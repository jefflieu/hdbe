==> flow/design.v <==
module loadOp #(
 parameter ParamBitWidth    = 32,
 parameter LoadLatency      = 1
) (
  input  bit clk,
  input  bit enable,
  input  bit [ParamBitWidth - 1 : 0] rdata,
  output bit [ParamBitWidth - 1 : 0] ret
);
  bit [ParamBitWidth - 1 : 0] ret_comb;
  bit [ParamBitWidth - 1 : 0] ret_reg;
  bit [9:1] enable_d;
  assign ret_comb = rdata;
  always_ff @(posedge clk) 
  begin
    enable_d[1] <= enable;
    enable_d[9:2] <= enable_d[8:1];
    if (enable_d[LoadLatency]) ret_reg <= ret_comb;    
  end
  assign ret = enable_d[LoadLatency]?ret_comb:ret_reg; 
endmodule 
* Tool chain data of loadOp
What the tools print for loadOp, step after step. Line numbers count from 1 in the design file above. Library cell names are shortened. The mark n/a stands for no value.
Design: design top loadOp, clock port clk, cell library sky130hd, library corner tt_025C_1v80

* After elaboration
Source: Yosys, flattened and elaborated, memories not mapped. Widths are those after wreduce; folded enables and synchronous resets count as part of the registers. Registers that Yosys merges into a memory's read port (data or address) are not register bits. Print and check cells do not count. Equal cells are merged and count once.
Operators by class: muxes and demuxes 1
Operator list (count):
- two-way mux 32 bit | 1
Bit counts: register bits 33, bits of input ports 34, output and inout bits 32, word-level cells 3

* Longest topological paths
Longest topological path by Yosys (ltp), each cell counted once; first at word level (registers and memories cut), then after technology mapping (sequential cells cut; the memories' decode and read muxes count).
Logic depth: word-level depth 1, ABC_AREA 0, depth in mapped cells 3

* Synthesis result
Yosys stat after the flow's synthesis: flattened, memories mapped to cells. It holds for the ABC_AREA given above (unset counts as 0); a run with the other value may have another netlist. Totals and module areas in this step are rounded.
Cell types:
- dfxtp_1 | count 33, area in all 660.634 um2
- mux2_4 | count 30, area in all 450.432 um2
- buf_12 | count 3, area in all 60.058 um2
- mux2_2 | count 2, area in all 22.522 um2
- buf_6 | count 1, area in all 11.261 um2
Mapped netlist: cell count 69, cell area after synthesis 0.0012 mm2, sequential area 0.00066 mm2, mapped flip-flops 33

* Path before layout
OpenSTA on the mapped netlist: ideal clock, no wires. The path of least setup slack (recovery checks aside). Input and output delay are each 20% of the period. Register names are those of the netlist, which keeps one name where synthesis merged equal registers.
Path after synthesis: kind flip-flop to output port, start point reg enable_d, end point out ret[0], clock period 1.28 ns, time at the first pin 0.000 ns, data arrival time 0.888 ns, data required time 1.024 ns, setup slack 0.136 ns, path delay 0.888 ns, driving pins on the path 4, synthesis period reached 1.144 ns
"path delay" = arrival - input delay + setup time. At an output port there is no setup time. "driving pins on the path" counts driving pins, that of a launching flip-flop among them; a cell with two outputs on the path counts twice. "synthesis period reached" = period - worst setup slack (recovery checks aside). The figure is calculated, with input and output delays left at 20% of the set period. The rows between start and end are the longest chain of elaborated cells between them; the timing report does not say that the signal goes this way. Where chains are equally long, one stands for them. Each line given opens the expression or statement behind the cell; cells for indexed reads and writes are added by Yosys, which also makes memories of some case tables.
Between the ends, after synthesis: path through dfxtp_1 -> buf_6 -> buf_12 -> mux2_4, length of the longest elaborated chain 1, elaborated cells on any way between the ends 1, those cells by class mux: 1
RTL lines, path after synthesis:
- from (assign) | RTL line 16 | enable_d[1] <= enable;
- from (assign) | RTL line 17 | enable_d[9:2] <= enable_d[8:1];
- two-way mux 32 bit | RTL line 20 | assign ret = enable_d[LoadLatency]?ret_comb:ret_reg;
- to (decl) | RTL line 8 | output bit [ParamBitWidth - 1 : 0] ret

* Path in the finished layout
From the final timing report of entry A: the path of least setup slack in the routed layout; clock arrival at registers is part of the times.
Path after layout: kind flip-flop to output port, start point reg enable_d, end point out ret[13], clock period 1.4 ns, time at the first pin 0.28 ns, data arrival time 1.38 ns, data required time 1.12 ns, setup slack -0.26 ns, driving pins on the path 5
The rows between start and end are the longest chain of elaborated cells between them; the timing report does not say that the signal goes this way. Where chains are equally long, one stands for them.
Between the ends, after layout: path through dfxtp_4 -> buf_12 -> buf_12 -> mux2_4 -> buf_6, length of the longest elaborated chain 1, elaborated cells on any way between the ends 1, those cells by class mux: 1
RTL lines, path after layout:
- from (assign) | RTL line 16 | enable_d[1] <= enable;
- from (assign) | RTL line 17 | enable_d[9:2] <= enable_d[8:1];
- two-way mux 32 bit | RTL line 20 | assign ret = enable_d[LoadLatency]?ret_comb:ret_reg;
- to (decl) | RTL line 8 | output bit [ParamBitWidth - 1 : 0] ret

# Flow runs of loadOp

Module loadOp, platform sky130hd: 2 stored runs of the flow (Yosys, OpenROAD) with differing settings, in no particular order. Input and output delays are each 20% of the period that was set; the output load is 0.01 pF.
By "clock period achieved" is meant the clock period of the run minus its worst setup slack. This is arithmetic on one report: input and output delays are still those of the set period (20% each).
By "critical path time" is meant the share of the clock period that the worst setup path is allowed (20% is reserved at inputs, 20% at outputs), minus its slack. Clock arrival times at its registers enter into it.
"power consumption": no workload was simulated; the value follows from the tool's default switching activity.
Results are given in rounded form.

[entry A] flow files
==> flow/run.sh <==
#!/bin/bash
# the make line also repeats the synthesis and layout settings of config.mk as NAME=value (left out here)
make -C /OpenROAD-flow-scripts/flow DESIGN_CONFIG=/design/flow/config.mk WORK_HOME=/design/flow/orfs CLKGATE_MAP_FILE= finish
==> flow/config.mk <==
export PLATFORM = sky130hd
export DESIGN_NAME = loadOp
export DESIGN_NICKNAME = loadOp
export VERILOG_FILES = /design/flow/design.v
export SDC_FILE = /design/flow/constraint.sdc
export NUM_CORES = 4
export LEC_CHECK = 0
export CAP_MARGIN = 20
export CELL_PAD_IN_SITES_DETAIL_PLACEMENT = 2
export CORE_ASPECT_RATIO = 0.97
export CORE_MARGIN = 8
export CORE_UTILIZATION = 18
export CTS_CLUSTER_DIAMETER = 198
export MAX_ROUTING_LAYER = met4
export PLACE_DENSITY_LB_ADDON = 0.04
export SETUP_SLACK_MARGIN = 0.26
export SLEW_MARGIN = 20
==> flow/constraint.sdc <==
create_clock -name core_clock -period 1.4 [get_ports {clk}]
set_input_delay 0.2800 -clock core_clock [delete_from_list [all_inputs] [get_ports {clk}]]
set_output_delay 0.2800 -clock core_clock [all_outputs]
set_load 0.01 [all_outputs]

[entry A] result: post-synthesis cell area 0.0012 mm2; die size 0.0096 mm2; standard-cell area after layout 0.0023 mm2; utilization 0.35; worst slack on setup checks -0.26 ns; total negative slack -7.2 ns; worst hold slack in the final report 0.44 ns; power consumption 2.5 mW; clock period achieved 1.661 ns; critical path time 1.38 ns; worst setup path kind flip-flop to output port

[entry B] flow files
==> flow/run.sh <==
#!/bin/bash
# the make line also repeats the synthesis and layout settings of config.mk as NAME=value (left out here)
make -C /OpenROAD-flow-scripts/flow DESIGN_CONFIG=/design/flow/config.mk WORK_HOME=/design/flow/orfs CLKGATE_MAP_FILE= finish
==> flow/config.mk <==
export PLATFORM = sky130hd
export DESIGN_NAME = loadOp
export DESIGN_NICKNAME = loadOp
export VERILOG_FILES = /design/flow/design.v
export SDC_FILE = /design/flow/constraint.sdc
export NUM_CORES = 4
export LEC_CHECK = 0
export CAP_MARGIN = 20
export CORE_MARGIN = 2
export CORE_UTILIZATION = 40
export SLEW_MARGIN = 20
==> flow/constraint.sdc <==
create_clock -name core_clock -period 0.793 [get_ports {clk}]
set_input_delay 0.1586 -clock core_clock [delete_from_list [all_inputs] [get_ports {clk}]]
set_output_delay 0.1586 -clock core_clock [all_outputs]
set_load 0.01 [all_outputs]

[entry B] result: post-synthesis cell area 0.0012 mm2; die size 0.0035 mm2; standard-cell area after layout 0.002 mm2; utilization 0.72; worst slack on setup checks -0.70 ns; total negative slack -29 ns; worst hold slack in the final report 0.27 ns; power consumption 3.9 mW; clock period achieved 1.496 ns; critical path time 1.34 ns; worst setup path kind flip-flop to output port
